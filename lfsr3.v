==> flow/design.v <==
`default_nettype none
module lfsr3(i_clk, i_reset, i_step, o_state);
parameter W=16;
parameter K='hb400;
input wire i_clk;
input wire i_reset;
input wire i_step;	 
output reg [W-1:0] o_state;
wire [W-1:0] next_state;
genvar i;
assign next_state[W-1] = ~o_state[0];
generate for (i = 0; i < W-1; i = i + 1)
if (|(K & (1<<i)))
assign next_state[i] = o_state[i+1] ^ ~o_state[0];
else
assign next_state[i] = o_state[i+1];
endgenerate
always @(posedge i_clk)
	if (i_reset)
		o_state <= 0;
	else if (i_step) begin
		o_state <= next_state;
	end
endmodule
* Tool chain data of lfsr3
The steps from the RTL of lfsr3 to its reports follow in flow order. Lines are those of the file above, counted from 1. Library cell names are shortened. The mark - stands for no value.
Design: top module lfsr3, clock input i_clk, library sky130hd, timing corner tt_025C_1v80

* Elaborated design
Source: Yosys, flattened and elaborated, memories not mapped. Widths are those after wreduce; folded enables and synchronous resets count as part of the registers. Registers that Yosys merges into a memory's read port (data or address) are not register bits. Print and check cells do not count. Equal cells are merged and count once.
Word-level totals: bits in registers 16, input port bits 3, output and inout port bits 16, cells after elaboration 5
Cells by class: bitwise operators 4
Operator list (count):
- 1-bit XOR | 3
- 1-bit NOT | 1

* Longest topological paths
Yosys ltp: most cells in a row. Word level: on the elaborated netlist, between registers, memories and ports. Mapped: between sequential cells and ports; inverters and the memories' decode and read muxes count.
Depth: word-level depth 2, ABC_AREA 0, depth in mapped cells 4

* After synthesis
Source: synth_stat.txt of the flow (Yosys; design flattened, memories mapped). It holds for the ABC_AREA given above (unset counts as 0); a run with the other value may have another netlist. Totals and module areas in this step are rounded.
Mapped netlist: mapped cells 68, synthesis area 703 um^2, mapped flip-flops 16
Cell types:
- dfxtp_1 | count 16, area in all 320.307 um^2
- mux2i_1 | count 12, area in all 120.115 um^2
- buf_4 | count 12, area in all 90.086 um^2
- nor2_1 | count 13, area in all 48.797 um^2
- xor2_1 | count 3, area in all 26.275 um^2
- nand2b_1 | count 4, area in all 25.024 um^2
- buf_12 | count 1, area in all 20.019 um^2
- o22ai_1 | count 3, area in all 18.768 um^2
- a211oi_2 | count 1, area in all 12.512 um^2
- buf_6 | count 1, area in all 11.261 um^2
- buf_2 | count 2, area in all 10.01 um^2

* Worst setup path after synthesis
Path of least setup slack by OpenSTA after synthesis, without wires, with an ideal clock, recovery checks aside; 20% of the period is set as input and as output delay. Where synthesis merged equal registers, the netlist keeps one of their names.
Path after synthesis: path type register to register, start reg o_state[0], end reg o_state[12], period 1.07 ns, time at the first pin 0.000 ns, data arrival time 0.712 ns, required time 0.947 ns, slack 0.235 ns, delay of the path 0.835 ns, stages 3, synthesis period reached 0.835 ns
"delay of the path" = arrival - input delay + setup time. "stages" counts driving pins, that of a launching flip-flop among them; a cell with two outputs on the path counts twice. "synthesis period reached" = period - worst setup slack (recovery checks aside). The figure is calculated, with input and output delays left at 20% of the set period. Between the ends stands the longest chain of elaborated cells between them, by number of cells; it is not shown to be the way that was timed. Of several equally long chains one is given. Each line given opens the expression or statement behind the cell; cells for indexed reads and writes are added by Yosys, which also makes memories of some case tables.
Between the ends, after synthesis: cells stage by stage dfxtp_1 xor2_1 o22ai_1, length of the longest elaborated chain 2, elaborated cells between the ends (all ways) 2, classes of those cells logic (2)
RTL lines, path after synthesis:
- from (decl) | line 8 | output reg [W-1:0] o_state;
- from (assign) | line 20 | o_state <= 0;
- from (assign) | line 22 | o_state <= next_state;
- 1-bit NOT | line 14 | assign next_state[i] = o_state[i+1] ^ ~o_state[0];
- 1-bit XOR | line 14
- to (assign) | line 20
- to (assign) | line 22
- to (decl) | line 8

* Timing after layout
From the final timing report of entry A: the path of least setup slack in the routed layout; clock arrival at registers is part of the times.
Path post-layout: path type register to output, start reg o_state[15], end out o_state[15], period 1.23 ns, output delay 0.25 ns, time at the first pin 0.25 ns, data arrival time 0.70 ns, required time 0.98 ns, slack 0.28 ns, stages 2
Between the ends, post-layout: cells stage by stage dfxtp_2 buf_6, length of the longest elaborated chain 0, elaborated cells between the ends (all ways) 0
RTL lines, path post-layout:
- from (decl) | line 8 | output reg [W-1:0] o_state;
- from (assign) | line 20 | o_state <= 0;
- from (assign) | line 22 | o_state <= next_state;
- to (decl) | line 8

Appendix: measured runs

Settings and measured results of 2 stored flow runs for module lfsr3 (sky130hd), not sorted in any way. The constraints put input and output delay at 20% of the set period each and load the outputs with 0.01 pF.
"achieved clock period": clock period set for the run, less the worst setup slack. It is reckoned from that one timing run; input and output delays stay at 20% of the period that was set.
"time used up by the worst setup path": the worst setup path's part of the clock period (all of it between registers, 20% less for each end at a port) less its slack. A launch clock that arrives late makes it longer, a capture clock that arrives late makes it shorter.
By "total power after layout" is meant OpenSTA's value without simulated activity: inputs other than the clock are taken to toggle once in ten clock periods, and the tool carries that through the logic.
Results are given in rounded form.

[entry A] flow files
==> flow/run.sh <==
#!/bin/bash
# the make line also repeats the synthesis and layout settings of config.mk as NAME=value (left out here)
make -C /OpenROAD-flow-scripts/flow DESIGN_CONFIG=/design/flow/config.mk WORK_HOME=/design/flow/orfs CLKGATE_MAP_FILE= finish
==> flow/config.mk <==
export PLATFORM = sky130hd
export DESIGN_NAME = lfsr3
export DESIGN_NICKNAME = lfsr3
export VERILOG_FILES = /design/flow/design.v
export SDC_FILE = /design/flow/constraint.sdc
export NUM_CORES = 4
export LEC_CHECK = 0
export CAP_MARGIN = 25
export CELL_PAD_IN_SITES_DETAIL_PLACEMENT = 1
export CORE_MARGIN = 2
export CORE_UTILIZATION = 16
export CTS_CLUSTER_DIAMETER = 96
export MAX_ROUTING_LAYER = met4
export PLACE_DENSITY_LB_ADDON = 0.2
export SETUP_SLACK_MARGIN = 0.28
export SLEW_MARGIN = 15
==> flow/constraint.sdc <==
create_clock -name core_clock -period 1.23 [get_ports {i_clk}]
set_input_delay 0.2460 -clock core_clock [delete_from_list [all_inputs] [get_ports {i_clk}]]
set_output_delay 0.2460 -clock core_clock [all_outputs]
set_load 0.01 [all_outputs]

[entry A] result: Yosys chip area after synthesis 703 um^2; die outline area 4940 um^2; standard-cell area after layout 1070 um^2; utilization after routing 0.25; lowest setup slack 0.280 ns; setup TNS 0.000 ns; post-route worst hold slack 0.444 ns; total power after layout 1110 uW; achieved clock period 0.950 ns; time used up by the worst setup path 0.70 ns; worst setup path type register to output

[entry B] flow files
==> flow/run.sh <==
#!/bin/bash
# the make line also repeats the synthesis and layout settings of config.mk as NAME=value (left out here)
make -C /OpenROAD-flow-scripts/flow DESIGN_CONFIG=/design/flow/config.mk WORK_HOME=/design/flow/orfs CLKGATE_MAP_FILE= finish
==> flow/config.mk <==
export PLATFORM = sky130hd
export DESIGN_NAME = lfsr3
export DESIGN_NICKNAME = lfsr3
export VERILOG_FILES = /design/flow/design.v
export SDC_FILE = /design/flow/constraint.sdc
export NUM_CORES = 4
export LEC_CHECK = 0
export CAP_MARGIN = 20
export CORE_ASPECT_RATIO = 1.41
export CORE_MARGIN = 2
export CORE_UTILIZATION = 26
export CTS_CLUSTER_DIAMETER = 85
export CTS_CLUSTER_SIZE = 83
export GPL_ROUTABILITY_DRIVEN = 1
export GPL_TIMING_DRIVEN = 1
export MAX_ROUTING_LAYER = met5
export SETUP_SLACK_MARGIN = -0.01
export SLEW_MARGIN = 20
export TNS_END_PERCENT = 50
==> flow/constraint.sdc <==
create_clock -name core_clock -period 0.515 [get_ports {i_clk}]
set_input_delay 0.1030 -clock core_clock [delete_from_list [all_inputs] [get_ports {i_clk}]]
set_output_delay 0.1030 -clock core_clock [all_outputs]
set_load 0.01 [all_outputs]

[entry B] result: Yosys chip area after synthesis 703 um^2; die outline area 3140 um^2; standard-cell area after layout 1080 um^2; utilization after routing 0.416; lowest setup slack -0.333 ns; setup TNS -8.88 ns; post-route worst hold slack 0.437 ns; total power after layout 2500 uW; achieved clock period 0.848 ns; time used up by the worst setup path 0.75 ns; worst setup path type register to output
